==> flow/design.v <==
module add(i_data,i_val,o_data,o_val,clk,xrst,i_init);  
   input signed [15:0] i_data; 
   input 		    i_val; 
   output reg signed [15:0] o_data; 
   output reg	       o_val; 
   input 	       clk; 
   input 	       xrst; 
   input [2:0] 	       i_init; 
   always@(posedge clk) begin
	 if(!xrst)
	   o_data<=0;
	 else if (i_val)
	   begin
	      if(i_init == 1)
		o_data <= i_data;
	      else
		o_data <= o_data + i_data;
	   end
	 else
	   o_data <= o_data;
   end
   always@(posedge clk) begin
      if(!xrst)
	o_val <= 0;
      else if (i_val)
	o_val <= 1;
      else
	o_val <= o_val;
   end
endmodule
From RTL to reports: add --
Tool output for the design above, in the order of the flow. Line numbers count from 1 in the design file above. Operators: Yosys type, input widths -> output width; for muxes data width and select width s. Cell names lack the library's common part. The mark -- stands for no value.
Inputs: top module add, clock input clk, standard-cell library sky130hd, timing corner tt_025C_1v80

Elaborated design --
Counts by Yosys on the flattened word-level netlist (proc, flatten, opt, wreduce; memories kept). Register bits leave out memories and registers merged into their read ports (data or address); mux counts leave out enables and synchronous resets folded into registers. Print and check cells are left out. Cells with the same type and inputs are merged into one.
Bit counts: register bits 17, bits in latches 0, memory bits (writable) 0, bits in read-only memories 0, word width x clocked read ports 0, memories kept 0, input port bits 22, output and inout port bits 17
Cells by class: add/sub/neg operators 1, multipliers 0, divide/modulo/power cells 0, order comparisons 0, eq/ne operators 1, shifts and indexed selects 0, multiplexer cells 1, bitwise logic cells 0, reduce/logical cells 0
Operators with widths (number):
- $add 16x16->16 | 1
- $mux 16 | 1
- $eq 3x1->1 const B | 1

Depth --
Yosys ltp: most cells in a row. Word level: on the elaborated netlist, between registers, memories and ports. Mapped: between sequential cells and ports; inverters and the memories' decode and read muxes count.
Depth: depth in word-level cells 2, ABC_AREA 0, depth in mapped cells 8, mapped depth without buffers 8

Mapped cells and area --
Source: synth_stat.txt of the flow (Yosys; design flattened, memories mapped). It holds for the ABC_AREA given above (unset counts as 0); a run with the other value may have another netlist.
Synthesis totals: cell count 200, cell area after synthesis 1589.0 um^2, flip-flops 17
Cell types:
- dfxtp_1 | number 17, area in all 340.326 um^2
- ha_1 | number 15, area in all 187.68 um^2
- a21oi_1 | number 23, area in all 115.11 um^2
- nand2_1 | number 20, area in all 75.072 um^2
- mux2i_1 | number 7, area in all 70.067 um^2
- nor2_1 | number 17, area in all 63.811 um^2
- o21ai_0 | number 11, area in all 55.053 um^2
- a21o_1 | number 6, area in all 45.043 um^2
- clkbuf_8 | number 3, area in all 41.29 um^2
- and3_1 | number 5, area in all 31.28 um^2
- a221oi_2 | number 2, area in all 30.029 um^2
- nand3_1 | number 6, area in all 30.029 um^2
- a311oi_1 | number 3, area in all 26.275 um^2
- xnor2_1 | number 3, area in all 26.275 um^2
- xor2_1 | number 3, area in all 26.275 um^2
- a211oi_1 | number 3, area in all 22.522 um^2
- clkbuf_1 | number 6, area in all 22.522 um^2
- nor3b_1 | number 3, area in all 22.522 um^2
Other cell types: 32; their cells: 47.

Path before layout --
OpenSTA on the mapped netlist: ideal clock, no wires. The path of least setup slack (recovery checks aside). Input and output delay are each 20% of the period. Register names are those of the netlist, which keeps one name where synthesis merged equal registers.
Timing path post-synthesis: path kind input to register, start point in i_data[0], end point reg o_data[10], clock period 2.72 ns, setup time 0.122 ns, time at the first pin 0.544 ns, arrival time 2.352 ns, data required time 2.598 ns, setup slack 0.246 ns, path delay 1.930 ns, driving pins on the path 8, buffers on the path 0, synthesis period reached 2.474 ns
"path delay" = arrival - input delay + setup time. "driving pins on the path": output pins that drive a net of the path, with the launching flip-flop's if there is one; two outputs of one cell count as two. "synthesis period reached" = period - worst setup slack (recovery checks aside). The figure is calculated, with input and output delays left at 20% of the set period. The rows between start and end are the longest chain of elaborated cells between them; the timing report does not say that the signal goes this way. Where chains are equally long, one stands for them. A line is the first line of the expression or statement that the cell stems from. Yosys adds cells for indexed reads and writes and turns some case tables into memories. A register here has more assigning lines than the two given.
Between the ends, post-synthesis: cell sequence ha_1 fa_1 a211oi_2 o21bai_2 and2_1 or3_1 a311oi_1 nor3_1, length of the longest elaborated chain 2
Ends and longest elaborated chain, post-synthesis:
- start, declared | line 2 | input signed [15:0] i_data;
- $add 16x16->16 | line 17 | o_data <= o_data + i_data;
- $mux 16 | line 14 | if(i_init == 1)
- end, assigned | line 15 | o_data <= i_data;
- end, assigned | line 17
- end, declared | line 4 | output reg signed [15:0] o_data;

Timing after layout --
From the final timing report of run B: the path of least setup slack in the routed layout; clock arrival at registers is part of the times.
Timing path post-layout: path kind input to register, start point in i_data[0], end point reg o_data[10], clock period 3.02 ns, setup time 0.12 ns, time at the first pin 0.60 ns, arrival time 2.97 ns, data required time 3.21 ns, setup slack 0.24 ns, driving pins on the path 9, buffers on the path 1
The rows between start and end are the longest chain of elaborated cells between them; the timing report does not say that the signal goes this way. Where chains are equally long, one stands for them. A register here has more assigning lines than the two given.
Between the ends, post-layout: cell sequence clkdlybuf4s50_1 ha_1 fa_1 a211oi_2 o21bai_2 and2_1 or3_1 a311oi_1 nor3_1, length of the longest elaborated chain 2
Ends and longest elaborated chain, post-layout:
- start, declared | line 2 | input signed [15:0] i_data;
- $add 16x16->16 | line 17 | o_data <= o_data + i_data;
- $mux 16 | line 14 | if(i_init == 1)
- end, assigned | line 15 | o_data <= i_data;
- end, assigned | line 17
- end, declared | line 4 | output reg signed [15:0] o_data;

Subject: add on sky130hd, stored results

Hello all,

Measured results for add: 2 stored runs of the Yosys and OpenROAD flow on sky130hd. The settings differ; the order carries no meaning. The constraints put input and output delay at 20% of the set period each and load the outputs with 0.01 pF.
By "clock period reached" is meant the clock period of the run minus its worst setup slack. This is arithmetic on one report: input and output delays are still those of the set period (20% each).
By "critical setup path time" is meant the share of the clock period that the worst setup path is allowed (20% is reserved at inputs, 20% at outputs), minus its slack. Clock arrival times at its registers enter into it.
"total design power" is the tool's figure for a default switching activity; nothing was simulated.

* Run A | settings: period_ns 2.99; CORE_UTILIZATION 64; SETUP_SLACK_MARGIN 0.86; PLACE_DENSITY_LB_ADDON 0.16; CORE_MARGIN 6; CELL_PAD_IN_SITES_DETAIL_PLACEMENT 0; TNS_END_PERCENT 55; GPL_ROUTABILITY_DRIVEN 1; CTS_CLUSTER_SIZE 85; CTS_CLUSTER_DIAMETER 313; SLEW_MARGIN 10; MIN_ROUTING_LAYER met1; CAP_MARGIN 20 | did not finish, clock tree synthesis stopped with DPL-0033
* Run B | settings: period_ns 3.02; CORE_UTILIZATION 68; CAP_MARGIN 20; CORE_MARGIN 2; SLEW_MARGIN 20 | results: synthesis area 1589.0 um^2; area of the die 2739.5 um^2; standard-cell area of the final layout 1999.4 um^2; post-route utilization 0.904; worst setup slack after layout 0.238 ns; summed negative setup slack 0.000 ns; smallest hold slack 0.508 ns; total design power 0.8423 mW; clock period reached 2.782 ns; critical setup path time 2.18 ns; worst setup path type input to register

Thanks
