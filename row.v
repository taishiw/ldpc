==> flow/design.v <==
module row(i_data,i_val,o_data,o_val,clk,xrst,i_init);
   input  [15:0] i_data; 
   input  i_val; 
   output [15:0] o_data; 
   output reg o_val; 
   input  clk; 
   input  xrst; 
   input [2:0] i_init; 
   reg signed [15:0] r_min; 
   reg 			  r_exor; 
   assign o_data=(!r_exor)?r_min:(-r_min+1);
   always@(posedge clk or negedge xrst)begin
      if(!xrst)
	o_val <= 0;
      else if (i_val)
	o_val <= 1;
      else
	o_val <= o_val;
   end
   always@(posedge clk or negedge xrst)begin
      if(!xrst)
	r_exor <= 0;
      else if(i_val)
	begin
	   if(i_init == 1)
	     r_exor<=i_data[15];
	   else 
	     r_exor<=r_exor^i_data[15];
	end
      else
	r_exor <= r_exor;
   end  
   always@(posedge clk)begin
      if(!xrst)
	r_min <= 16'b1111111111111111;
      else if (i_val)
	begin
	   if(i_init == 1)
	     r_min <= funcabs(i_data);
	   else
	     r_min <= (funcabs(i_data)< r_min)?funcabs(i_data):r_min;
	end
      else
	r_min <= r_min;
   end
   function [15:0] funcabs;
      input [15:0] i_data;
      funcabs=(!i_data[15])? i_data:(-i_data+1);
   endfunction   
endmodule  
From RTL to reports: row --
The steps from the RTL of row to its reports follow in flow order. Line numbers count from 1 in the design file above. Operators: Yosys type, input widths -> output width; for muxes data width and select width s. Cell names lack the library's common part. A cell with -- has no value.
Inputs: top module row, clock input clk, cell library sky130hd, timing corner tt_025C_1v80

Word level --
Source: Yosys, flattened and elaborated, memories not mapped. Widths are those after wreduce. Registers that Yosys merges into a memory's read port (data or address) are not register bits. Print and check cells do not count. Equal cells are merged and count once.
Operators by class: shifts and indexed selects 0, add/subtract/negate cells 4, mux-type cells 5, eq/ne operators 1, $mul 0, bitwise logic cells 1, div/mod/pow operators 0, magnitude comparators 1, reductions and logical operators 2
Operators by type and width (count):
- $mux 16 | 4
- $neg 16->16 | 2
- $add 16x1->16 const B | 1
- $lt 16x16->1 | 1
- $add 16x2->16 const B | 1
- $eq 3x1->1 const B | 1
- $reduce_and 2->1 | 1
- $reduce_bool 2->1 | 1
- $xor 1x1->1 | 1
- $mux 1 | 1
Bit counts: output and inout port bits 17, bits in registers 18, elaborated cells 17, bits of input ports 22, word width x clocked read ports 0, bits in latches 0, memories kept 0, ROM bits 0, bits in writable memories 0

Logic depth --
Longest topological path by Yosys (ltp), each cell counted once; first at word level (registers and memories cut), then after technology mapping (sequential cells cut; the memories' decode and read muxes count).
Logic depth: depth after elaboration 6, ABC_AREA 0, depth in mapped cells 12, gate-level depth less buffers 11

Mapped cells and area --
Yosys stat after the flow's synthesis: flattened, memories mapped to cells. It holds for the ABC_AREA given above (unset counts as 0); a run with the other value may have another netlist.
Cells by type:
- dfxtp_1 | count 16, total area 320.307 sq um
- xnor2_1 | count 27, total area 236.477 sq um
- ha_1 | count 17, total area 212.704 sq um
- nand2_1 | count 23, total area 86.333 sq um
- mux2i_1 | count 8, total area 80.077 sq um
- inv_1 | count 21, total area 78.826 sq um
- mux2_2 | count 7, total area 78.826 sq um
- o31ai_1 | count 10, total area 75.072 sq um
- nor2_1 | count 18, total area 67.565 sq um
- o21ai_0 | count 11, total area 55.053 sq um
- dfrtp_1 | count 2, total area 50.048 sq um
- or2_0 | count 5, total area 31.28 sq um
- o41ai_4 | count 1, total area 27.526 sq um
- nand3_1 | count 5, total area 25.024 sq um
- or3_1 | count 4, total area 25.024 sq um
- or4_1 | count 3, total area 22.522 sq um
- a21oi_1 | count 4, total area 20.019 sq um
- clkbuf_1 | count 5, total area 18.768 sq um
Not listed: further types 21, cells in them 29.
Synthesis totals: buffer cells 9, cells in the netlist 216, mapped flip-flops 18, sequential area 370.4 sq um, chip area (Yosys) 1746.7 sq um

Timing after synthesis --
Path of least setup slack by OpenSTA after synthesis, without wires, with an ideal clock, recovery checks aside; 20% of the period is set as input and as output delay. Where synthesis merged equal registers, the netlist keeps one of their names.
Path post-synthesis: path kind input to register, from in i_data[3], to reg r_min[13], external input delay 0.860 ns, data required time 4.179 ns, slack 0.115 ns, library setup time 0.121 ns, time at the first pin 0.860 ns, period 4.3 ns, path delay 3.326 ns, arrival time 4.065 ns, driving pins on the path 11, buffers on the path 2, synthesis period reached 4.185 ns
"path delay" = arrival - input delay + setup time. "driving pins on the path" counts driving pins, that of a launching flip-flop among them; a cell with two outputs on the path counts twice. "synthesis period reached" = period - worst setup slack (recovery checks aside). The figure is calculated, with input and output delays left at 20% of the set period. Between the ends stands the longest chain of elaborated cells between them, by number of cells; it is not shown to be the way that was timed. Of several equally long chains one is given. A line is the first line of the expression or statement that the cell stems from. Yosys adds cells for indexed reads and writes and turns some case tables into memories. A register here has more assigning lines than the two given.
Between the ends, post-synthesis: cell sequence or4_1 -> buf_2 -> or4_1 -> nor3b_2 -> ha_1 -> nand2_1 -> nor2_1 -> or4b_2 -> o22ai_2 -> buf_4 -> mux2_2, cells in the longest elaborated chain 6, elaborated cells on any way between the ends 8, RTL lines with such cells 3, those cells by class add/sub: 2; compare: 1; mux: 3; reduce/logical: 2
Ends and longest elaborated chain, post-synthesis:
- from (decl) | RTL line 2 | input  [15:0] i_data;
- $neg 16->16 | RTL line 48 | funcabs=(!i_data[15])? i_data:(-i_data+1);
- $add 16x1->16 | RTL line 48
- $mux 16 | RTL line 48
- $lt 16x16->1 | RTL line 41 | r_min <= (funcabs(i_data)< r_min)?funcabs(i_data):r_min;
- $mux 16 | RTL line 41
- $mux 16 | RTL line 38 | if(i_init == 1)
- to (assign) | RTL line 39 | r_min <= funcabs(i_data);
- to (assign) | RTL line 41
- to (decl) | RTL line 9 | reg signed [15:0] r_min;

Timing after layout --
From the final timing report of job 1: the path of least setup slack in the routed layout; clock arrival at registers is part of the times.
Path post-layout: path kind input to register, from in i_data[8], to reg r_min[9], driving pins on the path 10, slack 0.37 ns, buffers on the path 1, period 5.14 ns, external input delay 1.03 ns, arrival time 4.91 ns, library setup time 0.11 ns, data required time 5.28 ns, time at the first pin 1.03 ns
Between the ends stands the longest chain of elaborated cells between them, by number of cells; it is not shown to be the way that was timed. Of several equally long chains one is given. A register here has more assigning lines than the two given.
Between the ends, post-layout: cell sequence clkdlybuf4s50_1 -> or4_1 -> or4_1 -> nor3b_2 -> ha_1 -> nand2_1 -> nor2_1 -> or4b_2 -> o22ai_2 -> mux2_2, cells in the longest elaborated chain 6, elaborated cells on any way between the ends 8, RTL lines with such cells 3, those cells by class add/sub: 2; compare: 1; mux: 3; reduce/logical: 2
Ends and longest elaborated chain, post-layout:
- from (decl) | RTL line 2 | input  [15:0] i_data;
- $neg 16->16 | RTL line 48 | funcabs=(!i_data[15])? i_data:(-i_data+1);
- $add 16x1->16 | RTL line 48
- $mux 16 | RTL line 48
- $lt 16x16->1 | RTL line 41 | r_min <= (funcabs(i_data)< r_min)?funcabs(i_data):r_min;
- $mux 16 | RTL line 41
- $mux 16 | RTL line 38 | if(i_init == 1)
- to (assign) | RTL line 39 | r_min <= funcabs(i_data);
- to (assign) | RTL line 41
- to (decl) | RTL line 9 | reg signed [15:0] r_min;

Add stored flow runs of row

Settings and measured results of 2 stored flow runs for module row (sky130hd), not sorted in any way. The constraints put input and output delay at 20% of the set period each and load the outputs with 0.01 pF.
"achieved period" means the clock period less the worst setup slack. The figure is calculated, with input and output delays left at 20% of the set period.
"allowed time less slack (worst setup path)" = time allowed to the worst setup path (clock period - input delay - output delay, where it has them) - its slack; a late launch clock adds to it, a late capture clock takes from it.
By "total power after layout" is meant OpenSTA's value without simulated activity: inputs other than the clock are taken to toggle once in ten clock periods, and the tool carries that through the logic.

[job 1] flow files
==> flow/run.sh <==
#!/bin/bash
# the make line also repeats the synthesis and layout settings of config.mk as NAME=value (left out here)
make -C /OpenROAD-flow-scripts/flow DESIGN_CONFIG=/design/flow/config.mk WORK_HOME=/design/flow/orfs CLKGATE_MAP_FILE= finish
==> flow/config.mk <==
export PLATFORM = sky130hd
export DESIGN_NAME = row
export DESIGN_NICKNAME = row
export VERILOG_FILES = /design/flow/design.v
export SDC_FILE = /design/flow/constraint.sdc
export NUM_CORES = 4
export LEC_CHECK = 0
export CAP_MARGIN = 20
export CORE_MARGIN = 2
export CORE_UTILIZATION = 35
export SLEW_MARGIN = 20
==> flow/constraint.sdc <==
create_clock -name core_clock -period 5.14 [get_ports {clk}]
set_input_delay 1.0280 -clock core_clock [delete_from_list [all_inputs] [get_ports {clk}]]
set_output_delay 1.0280 -clock core_clock [all_outputs]
set_load 0.01 [all_outputs]

[job 1] result: allowed time less slack (worst setup path) 3.74 ns; worst setup path type input to register; setup slack of the worst path 0.373 ns; standard-cell area after routing 2260.9 sq um; final setup TNS 0.000 ns; die size 5571.9 sq um; lowest hold slack 0.465 ns; achieved period 4.767 ns; post-layout utilization 47.6 %; synthesized cell area 1746.7 sq um; total power after layout 0.7240 mW

[job 2] flow files
==> flow/run.sh <==
#!/bin/bash
# the make line also repeats the synthesis and layout settings of config.mk as NAME=value (left out here)
make -C /OpenROAD-flow-scripts/flow DESIGN_CONFIG=/design/flow/config.mk WORK_HOME=/design/flow/orfs CLKGATE_MAP_FILE= finish
==> flow/config.mk <==
export PLATFORM = sky130hd
export DESIGN_NAME = row
export DESIGN_NICKNAME = row
export VERILOG_FILES = /design/flow/design.v
export SDC_FILE = /design/flow/constraint.sdc
export NUM_CORES = 4
export LEC_CHECK = 0
export ABC_AREA = 0
export CAP_MARGIN = 10
export CELL_PAD_IN_SITES_DETAIL_PLACEMENT = 0
export CORE_MARGIN = 9
export CORE_UTILIZATION = 40
export GPL_ROUTABILITY_DRIVEN = 1
export MAX_ROUTING_LAYER = met5
export MIN_ROUTING_LAYER = met2
export PLACE_DENSITY = 0.39
export SLEW_MARGIN = 15
==> flow/constraint.sdc <==
create_clock -name core_clock -period 3.81 [get_ports {clk}]
set_input_delay 0.7620 -clock core_clock [delete_from_list [all_inputs] [get_ports {clk}]]
set_output_delay 0.7620 -clock core_clock [all_outputs]
set_load 0.01 [all_outputs]

[job 2] result: final setup TNS 0.000 ns; lowest hold slack 0.470 ns; setup slack of the worst path 0.108 ns; allowed time less slack (worst setup path) 2.94 ns; worst setup path type input to register; die size 7069.4 sq um; synthesized cell area 1746.7 sq um; total power after layout 1.034 mW; achieved period 3.702 ns; standard-cell area after routing 2643.8 sq um; post-layout utilization 64.2 %
