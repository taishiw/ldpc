==> flow/design.v <==
module qam_mod
(
 input [7:0]         i_data,
 input                                 i_val,
 input                                 i_ready,
 input [2:0]         i_conf_qam_num,
 input                                 i_conf_qam_gray,
 output reg signed [15:0] o_data_re,
 output reg signed [15:0] o_data_im,
 output reg                            o_val,
 output reg                            o_ready,
 input                                 clk, xrst
 );
  wire [15:0]             w_o_data_re, w_o_data_im;
  wire [1:0]                           w_bpsk_re, w_bpsk_im;
  parameter zBPSK   = 0;
  wire [1:0]                           w_qpsk_re, w_qpsk_im;
  parameter zQPSK   = 1;
  wire [2:0]                           w_qam16_re, w_qam16_im;
  parameter zQAM16  = 2;
  wire [3:0]                           w_qam64_re, w_qam64_im;
  parameter zQAM64  = 3;
  wire [4:0]                           w_qam256_re, w_qam256_im;
  parameter zQAM256 = 4;
  assign w_bpsk_re = {!i_data[0], 1'b1};
  assign w_bpsk_im = 0;
  assign w_qpsk_re = {!i_data[1], 1'b1};
  assign w_qpsk_im = {i_data[0], 1'b1};
  assign w_qam16_re = (i_conf_qam_gray) ?
                      {!i_data[3],
                       i_data[3] ^ i_data[2],
                       1'b1}:
                      {!i_data[3], i_data[2], 1'b1};
  assign w_qam16_im = (i_conf_qam_gray) ?
                      {i_data[1],
                       i_data[1] ^ !i_data[0],
                       1'b1}:
                      {i_data[1], !i_data[0], 1'b1};
  assign w_qam64_re = (i_conf_qam_gray) ?
                      {!i_data[5],
                       i_data[5] ^ i_data[4],
                       i_data[5] ^ i_data[4] ^ i_data[3],
                       1'b1}:
                      {!i_data[5], i_data[4:3], 1'b1};
  assign w_qam64_im = (i_conf_qam_gray) ?
                      {i_data[2],
                       i_data[2] ^ !i_data[1],
                       i_data[2] ^ !i_data[1] ^ i_data[0],
                       1'b1}:
                      {i_data[2], !i_data[1], !i_data[0], 1'b1};
  assign w_qam256_re = (i_conf_qam_gray) ?
                       {!i_data[7],
                        i_data[7] ^ i_data[6],
                        i_data[7] ^ i_data[6] ^ i_data[5],
                        i_data[7] ^ i_data[6] ^ i_data[5] ^ i_data[4],
                        1'b1}:
                       {!i_data[7], i_data[6:4], 1'b1};
  assign w_qam256_im = (i_conf_qam_gray) ?
                       {i_data[3],
                        i_data[3] ^ !i_data[2],
                        i_data[3] ^ !i_data[2] ^ i_data[1],
                        i_data[3] ^ !i_data[2] ^ i_data[1] ^ i_data[0],
                        1'b1}:
                       {i_data[3], !i_data[2], !i_data[1], !i_data[0], 1'b1};
  assign w_o_data_re =
                      (i_conf_qam_num == zBPSK)   ? {w_bpsk_re,   14'b0}:  
                      (i_conf_qam_num == zQPSK)   ? {w_qpsk_re,   14'b0}:  
                      (i_conf_qam_num == zQAM16)  ? {w_qam16_re,  13'b0}:  
                      (i_conf_qam_num == zQAM64)  ? {w_qam64_re,  12'b0}:  
                      (i_conf_qam_num == zQAM256) ? {w_qam256_re, 11'b0}:  
                     'd0;
  assign w_o_data_im =
                      (i_conf_qam_num == zBPSK)   ? {w_bpsk_im,   14'b0}:  
                      (i_conf_qam_num == zQPSK)   ? {w_qpsk_im,   14'b0}:  
                      (i_conf_qam_num == zQAM16)  ? {w_qam16_im,  13'b0}:  
                      (i_conf_qam_num == zQAM64)  ? {w_qam64_im,  12'b0}:  
                      (i_conf_qam_num == zQAM256) ? {w_qam256_im, 11'b0}:  
                     'd0;
  always@(posedge clk or negedge xrst)
    if (!xrst)
      o_ready <= 0;
    else
      o_ready <= i_ready;
  always@(posedge clk or negedge xrst)
    if (!xrst)
      o_val <= 0;
    else
      o_val <= i_val;
  always@(posedge clk or negedge xrst)
    if (!xrst)
      o_data_re <= 0;
    else if (i_val)
      o_data_re <= w_o_data_re;
    else
      o_data_re <= 0;
  always@(posedge clk or negedge xrst)
    if (!xrst)
      o_data_im <= 0;
    else if (i_val)
      o_data_im <= w_o_data_im;
    else
      o_data_im <= 0;
endmodule
Tool chain data of qam_mod. The steps from the RTL of qam_mod to its reports follow in flow order. Lines are those of the file above, counted from 1. Library cell names are shortened. Not given: -

Top module: qam_mod. Clock port: clk. Cell library: sky130hd. Timing corner: tt_025C_1v80.

Elaborated design. Source: Yosys, flattened and elaborated, memories not mapped. Widths are those after wreduce; folded enables and synchronous resets count as part of the registers. Registers that Yosys merges into a memory's read port (data or address) are not register bits. Print and check cells do not count. Equal cells are merged and count once.

The entry for register bits reads 34. Under input port bits stands 16. The figure for output and inout bits is 34. The figure for elaborated cells is 45.

The entry for eq/ne operators reads 4. The entry for multiplexer cells reads 18. For bitwise logic cells the number is 12. Reduce/logical cells: 7.

Operators with widths (count): 2-to-1 mux 16 bit (12); XOR 1 bit (12); 2-to-1 mux 4 bit (2); logical NOT 1 bit (6); equality test 3 x 2 -> 1 bit (second input constant) (2); 2-to-1 mux 3 bit (2); 2-to-1 mux 2 bit (2); equality test 3 x 1 -> 1 bit (second input constant) (1); equality test 3 bit (second input constant) (1); logical NOT 3 bit (1).

Longest topological paths. Depth = most cells in a row (Yosys ltp): at word level without a register or memory, in the mapped netlist without a sequential cell, where the memories' decode and read muxes count.

The figure for depth in word-level cells is 11. Under ABC_AREA stands 0. The figure for mapped depth is 5. Depth with buffers taken out: 4.

Synthesis result. Source: synth_stat.txt of the flow (Yosys; design flattened, memories mapped). It holds for the ABC_AREA given above (unset counts as 0); a run with the other value may have another netlist.

Cells by type: dfrtp_1 (count 11, total area 275.264 sq um); buf_4 (count 24, total area 180.173 sq um); xnor2_1 (count 6, total area 52.55 sq um); nand2_1 (count 11, total area 41.29 sq um); nand3b_1 (count 4, total area 30.029 sq um); xor2_1 (count 3, total area 26.275 sq um); mux2_2 (count 2, total area 22.522 sq um); mux2i_1 (count 2, total area 20.019 sq um); nand3_1 (count 4, total area 20.019 sq um); nand2b_1 (count 3, total area 18.768 sq um); nor2b_1 (count 3, total area 18.768 sq um); nor3b_4 (count 1, total area 18.768 sq um); o32ai_2 (count 1, total area 16.266 sq um); xor2_2 (count 1, total area 16.266 sq um); a21o_1 (count 2, total area 15.014 sq um); a21oi_1 (count 3, total area 15.014 sq um); buf_2 (count 3, total area 15.014 sq um); nor2_1 (count 4, total area 15.014 sq um).

Not listed: further types 14, cells in them 19.

The entry for cells in the netlist reads 107. Chip area (Yosys): 932.1 sq um. The figure for sequential area is 275.3 sq um. For mapped flip-flops the number is 11. Under buffer cells stands 28.

Timing after synthesis. Path of least setup slack by OpenSTA after synthesis, without wires, with an ideal clock, recovery checks aside; 20% of the period is set as input and as output delay. Where synthesis merged equal registers, the netlist keeps one of their names.

Kind: input port to flip-flop. From: input port i_conf_qam_num[1]. To: register o_data_re[14]. The entry for clock period reads 1.37 ns. The entry for arrival time reads 1.098 ns. The figure for required time is 1.246 ns. The entry for slack reads 0.149 ns. The figure for path delay is 0.948 ns. Stages on the path: 4. The entry for path buffers reads 1. For synthesis period reached the number is 1.221 ns.

"path delay" = arrival - input delay + setup time. "stages on the path" counts driving pins, that of a launching flip-flop among them; a cell with two outputs on the path counts twice. "synthesis period reached" = period - worst setup slack (recovery checks aside). The figure is calculated, with input and output delays left at 20% of the set period. Between the ends stands the longest chain of elaborated cells between them, by number of cells; it is not shown to be the way that was timed. Of several equally long chains one is given. A line is the first line of the expression or statement that the cell stems from. Yosys adds cells for indexed reads and writes and turns some case tables into memories. A register here has more assigning lines than the two given.

Cell sequence: buf_2 nor2b_1 a32o_1 o31a_1. The figure for cells in the longest elaborated chain is 7. For elaborated cells on any way between the ends the number is 11. Those cells by class: 4 x eq/ne; 6 x mux; 1 x reduce/logical.

RTL lines, path after synthesis: start, declared (line 6) `input [2:0]         i_conf_qam_num,`; equality test 3 bit (line 70) `(i_conf_qam_num == zQAM256) ? {w_qam256_re, 11'b0}:`; 2-to-1 mux 16 bit (line 70); 2-to-1 mux 16 bit (line 69) `(i_conf_qam_num == zQAM64)  ? {w_qam64_re,  12'b0}:`; 2-to-1 mux 16 bit (line 68) `(i_conf_qam_num == zQAM16)  ? {w_qam16_re,  13'b0}:`; 2-to-1 mux 16 bit (line 67) `(i_conf_qam_num == zQPSK)   ? {w_qpsk_re,   14'b0}:`; 2-to-1 mux 16 bit (line 66) `(i_conf_qam_num == zBPSK)   ? {w_bpsk_re,   14'b0}:`; 2-to-1 mux 16 bit (line 92) `else if (i_val)`; end, assigned (line 91) `o_data_re <= 0;`; end, assigned (line 93) `o_data_re <= w_o_data_re;`; end, declared (line 8) `output reg signed [15:0] o_data_re,`.

Path in the finished layout. Path of least setup slack in the final report of run 2 (OpenROAD, finished layout, wires in). Where an end is a register, its clock arrival counts in the times.

Kind: input port to flip-flop. From: input port i_conf_qam_gray. To: register o_data_re[14]. The entry for clock period reads 1.88 ns. The entry for arrival time reads 1.72 ns. The figure for required time is 1.99 ns. The entry for slack reads 0.27 ns. Stages on the path: 5. The entry for path buffers reads 1.

Between the ends stands the longest chain of elaborated cells between them, by number of cells; it is not shown to be the way that was timed. Of several equally long chains one is given. A register here has more assigning lines than the two given.

Cell sequence: clkdlybuf4s50_1 nand2_1 xnor2_1 a32o_1 o31a_1. The figure for cells in the longest elaborated chain is 7. For elaborated cells on any way between the ends the number is 9. Under RTL lines with such cells stands 9. Those cells by class: 9 x mux.

RTL lines, path post-layout: start, declared (line 7) `input                                 i_conf_qam_gray,`; 2-to-1 mux 4 bit (line 51) `assign w_qam256_re = (i_conf_qam_gray) ?`; 2-to-1 mux 16 bit (line 70) `(i_conf_qam_num == zQAM256) ? {w_qam256_re, 11'b0}:`; 2-to-1 mux 16 bit (line 69) `(i_conf_qam_num == zQAM64)  ? {w_qam64_re,  12'b0}:`; 2-to-1 mux 16 bit (line 68) `(i_conf_qam_num == zQAM16)  ? {w_qam16_re,  13'b0}:`; 2-to-1 mux 16 bit (line 67) `(i_conf_qam_num == zQPSK)   ? {w_qpsk_re,   14'b0}:`; 2-to-1 mux 16 bit (line 66) `(i_conf_qam_num == zBPSK)   ? {w_bpsk_re,   14'b0}:`; 2-to-1 mux 16 bit (line 92) `else if (i_val)`; end, assigned (line 91) `o_data_re <= 0;`; end, assigned (line 93) `o_data_re <= w_o_data_re;`; end, declared (line 8) `output reg signed [15:0] o_data_re,`.

FLOW RESULTS
============

2 stored runs of qam_mod in the flow (synthesis by Yosys, layout by OpenROAD, sky130hd cells), in arbitrary order. Constraints: input delay and output delay 20% of the set period each, output load 0.01 pF. "clock period reached" means the clock period less the worst setup slack. The figure is calculated, with input and output delays left at 20% of the set period. "worst path time" means the part of the period allowed to the worst setup path (the constraints hold back 20% at inputs and 20% at outputs) less its slack; where the path has registers, the arrival times of their clocks count too. "overall power" rests on the timing tool's default activity at the inputs, not on a simulated workload.

Files of run 1:
==> flow/run.sh <==
#!/bin/bash
# the make line also repeats the synthesis and layout settings of config.mk as NAME=value (left out here)
make -C /OpenROAD-flow-scripts/flow DESIGN_CONFIG=/design/flow/config.mk WORK_HOME=/design/flow/orfs CLKGATE_MAP_FILE= finish
==> flow/config.mk <==
export PLATFORM = sky130hd
export DESIGN_NAME = qam_mod
export DESIGN_NICKNAME = qam_mod
export VERILOG_FILES = /design/flow/design.v
export SDC_FILE = /design/flow/constraint.sdc
export NUM_CORES = 4
export LEC_CHECK = 0
export CAP_MARGIN = 10
export CELL_PAD_IN_SITES_DETAIL_PLACEMENT = 0
export CELL_PAD_IN_SITES_GLOBAL_PLACEMENT = 3
export CORE_ASPECT_RATIO = 1.07
export CORE_MARGIN = 2
export CORE_UTILIZATION = 63
export CTS_CLUSTER_SIZE = 18
export GPL_ROUTABILITY_DRIVEN = 0
export PLACE_DENSITY_LB_ADDON = 0.03
export SLEW_MARGIN = 20
export TNS_END_PERCENT = 95
==> flow/constraint.sdc <==
create_clock -name core_clock -period 2.2 [get_ports {clk}]
set_input_delay 0.4400 -clock core_clock [delete_from_list [all_inputs] [get_ports {clk}]]
set_output_delay 0.4400 -clock core_clock [all_outputs]
set_load 0.01 [all_outputs]

Outcome of run 1: incomplete, placement halted on FLW-0024.

Files of run 2:
==> flow/run.sh <==
#!/bin/bash
# the make line also repeats the synthesis and layout settings of config.mk as NAME=value (left out here)
make -C /OpenROAD-flow-scripts/flow DESIGN_CONFIG=/design/flow/config.mk WORK_HOME=/design/flow/orfs CLKGATE_MAP_FILE= finish
==> flow/config.mk <==
export PLATFORM = sky130hd
export DESIGN_NAME = qam_mod
export DESIGN_NICKNAME = qam_mod
export VERILOG_FILES = /design/flow/design.v
export SDC_FILE = /design/flow/constraint.sdc
export NUM_CORES = 4
export LEC_CHECK = 0
export CAP_MARGIN = 20
export CELL_PAD_IN_SITES_DETAIL_PLACEMENT = 0
export CELL_PAD_IN_SITES_GLOBAL_PLACEMENT = 3
export CORE_MARGIN = 7
export CORE_UTILIZATION = 16
export CTS_CLUSTER_DIAMETER = 255
export MIN_ROUTING_LAYER = met1
export PLACE_DENSITY_LB_ADDON = 0.05
export SETUP_SLACK_MARGIN = -0.16
export SLEW_MARGIN = 10
==> flow/constraint.sdc <==
create_clock -name core_clock -period 1.88 [get_ports {clk}]
set_input_delay 0.3760 -clock core_clock [delete_from_list [all_inputs] [get_ports {clk}]]
set_output_delay 0.3760 -clock core_clock [all_outputs]
set_load 0.01 [all_outputs]

Results of run 2. The post-synthesis cell area is 932.1 sq um. The measured setup total negative slack is 0.000 ns. For the clock period reached the run shows 1.609 ns. For the overall power the run shows 711 µW. The worst path time is 1.23 ns. Type of the worst setup path: input port to flip-flop. The standard-cell area after routing comes to 1337.5 sq um. The measured worst slack on setup checks is 0.271 ns. The die footprint comes to 8158.6 sq um.
